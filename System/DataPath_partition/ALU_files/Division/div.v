==> flow/design.v <==
module div(
    input wire clk,
    input wire start,
    input wire [31:0] A,                     
    input wire [31:0] B,                     
    output wire [63:0] div_result            
);
reg [31:0] quotient, remainder, tempA, tempB, tempC;
reg [4:0] counter;
reg [1:0] neg_flag;
reg [0:0] active;
reg [0:0] check;
always @(posedge clk) begin
    if (start && !active) begin
        quotient <= 0;
        remainder <= 0;
        neg_flag <= 0;
        active <= 1;
        counter <= 0;
        tempA <= A;  
        tempB <= B;  
        tempC <= ~B + 1;  
        div_result <= 64'd0;  
        check <= 0;
    end
    if (active) begin
        if (B != 0) begin
            if (!check) begin
                if (tempA[31] == 1) begin 
                    tempA <= ~A + 1;
                    neg_flag <= neg_flag + 1;
                end
                if (tempB[31] == 1) begin
                    tempB <= ~B + 1;
                    tempC <= B;
                    neg_flag <= neg_flag + 1;
                end 
                check <= 1;
            end
            if (counter < 32) begin
                remainder <= {remainder[30:0], tempA[31]};
                tempA <= tempA << 1;
                tempA <= tempA + tempC;
                if (remainder[31] == 1) begin
                    tempA[0] <= 0;
                    remainder <= remainder + tempB;
                end
                else begin
                    tempA[0] <= 1;
                end
                quotient <= tempA;
                counter <= counter + 1;
            end
            if (counter == 32) begin
                if (neg_flag == 1) begin
                    quotient <= ~quotient + 1;
                end
                div_result <= {quotient, remainder};
            end 
        end 
        else begin
            div_result <= 64'h0000000000000000;
        end
    end
end
initial begin
    active = 0;
end
endmodule
-- Reports on div
Tool output for the design above, in the order of the flow.
Line numbers count from 1 in the design file above.
Operators: Yosys type, input widths -> output width; for muxes data width and select width s.
Library cell names are shortened.
The mark - stands for no value.
- design top: div
- clock port: clk
- cell library: sky130hd
- library corner: tt_025C_1v80

-- After elaboration
Yosys after proc, flatten, opt, wreduce and memory -nomap, before mapping. Enables and synchronous resets that opt folds into registers are not counted as muxes. Memory bits, and registers merged into a memory's read port (data or address), are not among the register bits. Print and check cells are not counted. Equal cells are merged and count once.
- bits of input ports: 66
- flip-flop bits (word level): 65
- elaborated cells: 8
- output and inout port bits at 64
- reductions and logical operators at 3
- muxes and demuxes: 3
- operators by type and width (operator ; number):
    $mux 64 ; 3
    $reduce_bool 32->1 ; 1
    $logic_and 1x1->1 ; 1
    $logic_not 1->1 ; 1

-- Longest topological paths
Depth = most cells in a row (Yosys ltp): at word level without a register or memory, in the mapped netlist without a sequential cell, where the memories' decode and read muxes count.
- depth after elaboration at 5
- noted ABC_AREA: 0
- mapped depth at 5
- noted mapped depth without buffers: 4

-- After synthesis
The flow's flattened synthesis, as Yosys stat reports it; memories are mapped. The netlist is that of the ABC_AREA named above (0 if unset); the other value can give another one.
- cells by type (cell type ; number ; area in all (sq um)):
    dfxtp_1 ; 64 ; 1.28E+03
    and2_4 ; 50 ; 437.92
    buf_6 ; 6 ; 67.565
    and2_1 ; 10 ; 62.56
    nor4_1 ; 5 ; 31.28
    and2_2 ; 4 ; 30.029
    edfxtp_1 ; 1 ; 30.029
    a31oi_4 ; 1 ; 21.27
    nor3_4 ; 1 ; 16.266
    or4_4 ; 1 ; 11.261
    and4_1 ; 1 ; 8.758
    nor4b_1 ; 1 ; 8.758
    and3_1 ; 1 ; 6.256
    nor2b_1 ; 1 ; 6.256
    nor3_1 ; 1 ; 5.005
    conb_1 ; 1 ; 3.754
- flip-flops: 65
- mapped area at 2028.2 sq um
- noted buffer cells: 6
- cells in the netlist: 149
- sequential area: 1311.3 sq um

-- Worst setup path after synthesis
Path of least setup slack by OpenSTA after synthesis, without wires, with an ideal clock, recovery checks aside; 20% of the period is set as input and as output delay. Where synthesis merged equal registers, the netlist keeps one of their names.
- kind: input to register
- from: input B[10]
- to: register div_result[13]
- noted setup slack: 233 ps
- noted external input delay: 376 ps
- noted required time: 1767 ps
- delay of the path: 1271 ps
- time at the first pin: 376 ps
- library setup time at 113 ps
- stages: 5
- noted clock period: 1880 ps
- noted data arrival time: 1534 ps
- path buffers: 1
- noted synthesis period reached: 1647 ps
"delay of the path" = arrival - input delay + setup time.
"stages" counts driving pins, that of a launching flip-flop among them; a cell with two outputs on the path counts twice.
"synthesis period reached" = period - worst setup slack (recovery checks aside). The figure is calculated, with input and output delays left at 20% of the set period.
The rows between start and end are the longest chain of elaborated cells between them; the timing report does not say that the signal goes this way. Where chains are equally long, one stands for them.
Each line given opens the expression or statement behind the cell; cells for indexed reads and writes are added by Yosys, which also makes memories of some case tables.
A register here has more assigning lines than the two given.
- cells stage by stage: or4_4 > nor3_4 > a31oi_4 > buf_6 > and2_4
- noted length of the longest elaborated chain: 3
- elaborated cells between the ends (all ways) at 3
- noted RTL lines with such cells: 2
- classes of those cells: mux: 2; reduce/logical: 1
- ends and longest elaborated chain, after synthesis (what ; line ; RTL):
    from (decl) ; 5 ; input wire [31:0] B,
    $reduce_bool 32->1 ; 27 ; if (B != 0) begin
    $mux 64 ; 27 ;
    $mux 64 ; 26 ; if (active) begin
    to (assign) ; 23 ; div_result <= 64'd0;
    to (assign) ; 58 ; div_result <= {quotient, remainder};
    to (decl) ; 6 ; output wire [63:0] div_result

-- Worst path after layout
Path of least setup slack in the final report of flow run B (OpenROAD, finished layout, wires in). Where an end is a register, its clock arrival counts in the times.
The path's times are printed in steps of 10 ps; the period is the one set.
- kind: input to register
- from: input B[10]
- to: register div_result[1]
- noted required time: 3260 ps
- noted external input delay: 610 ps
- noted clock period: 3050 ps
- noted setup slack: 950 ps
- library setup time at 100 ps
- time at the first pin: 610 ps
- noted data arrival time: 2320 ps
- path buffers: 2
- stages: 6
The rows between start and end are the longest chain of elaborated cells between them; the timing report does not say that the signal goes this way. Where chains are equally long, one stands for them.
A register here has more assigning lines than the two given.
- cells stage by stage: clkdlybuf4s50_1 > or4_4 > nor3_4 > a31oi_4 > buf_4 > and2_2
- noted length of the longest elaborated chain: 3
- elaborated cells between the ends (all ways) at 3
- noted RTL lines with such cells: 2
- classes of those cells: mux: 2; reduce/logical: 1
- ends and longest elaborated chain, post-layout (what ; line ; RTL):
    from (decl) ; 5 ; input wire [31:0] B,
    $reduce_bool 32->1 ; 27 ; if (B != 0) begin
    $mux 64 ; 27 ;
    $mux 64 ; 26 ; if (active) begin
    to (assign) ; 23 ; div_result <= 64'd0;
    to (assign) ; 58 ; div_result <= {quotient, remainder};
    to (decl) ; 6 ; output wire [63:0] div_result

# Flow runs of div

Flow measurements of div on sky130hd: 2 stored runs with different settings, listed in no order. Input and output delays are each 20% of the period that was set; the output load is 0.01 pF.
"period achieved" = clock period - worst setup slack. The figure is calculated, with input and output delays left at 20% of the set period.
"worst setup path time": the worst setup path's part of the clock period (all of it between registers, 20% less for each end at a port) less its slack. A launch clock that arrives late makes it longer, a capture clock that arrives late makes it shorter.
"power consumption" rests on the timing tool's default activity at the inputs, not on a simulated workload.
"worst setup path time" is known to 10 ps.

Flow run A
Settings were period_ns = 1.82; CORE_UTILIZATION = 58; CELL_PAD_IN_SITES_GLOBAL_PLACEMENT = 1; CELL_PAD_IN_SITES_DETAIL_PLACEMENT = 1; CTS_CLUSTER_DIAMETER = 338; MIN_ROUTING_LAYER = met1; CAP_MARGIN = 20; CORE_MARGIN = 2; SLEW_MARGIN = 20
- no final report: placement broke off with GPL-0301

Flow run B
Settings were period_ns = 3.05; CORE_UTILIZATION = 36; SETUP_SLACK_MARGIN = 0.35; PLACE_DENSITY_LB_ADDON = 0.12; CORE_MARGIN = 7; GPL_TIMING_DRIVEN = 1; GPL_ROUTABILITY_DRIVEN = 0; CTS_CLUSTER_SIZE = 91; CAP_MARGIN = 40; SLEW_MARGIN = 15
- chip area after synthesis (Yosys): 2028.2 sq um
- overall die area: 7931.7 sq um
- standard-cell area after layout at 3241.9 sq um
- noted the utilization after routing: 59.2 %
- setup slack of the worst path: 946 ps
- setup total negative slack: 0 ps
- worst hold slack in the final report: 457 ps
- power consumption: 1647 uW
- noted the period achieved: 2104 ps
- noted the worst setup path time: 1490 ps
- critical path type: input to register
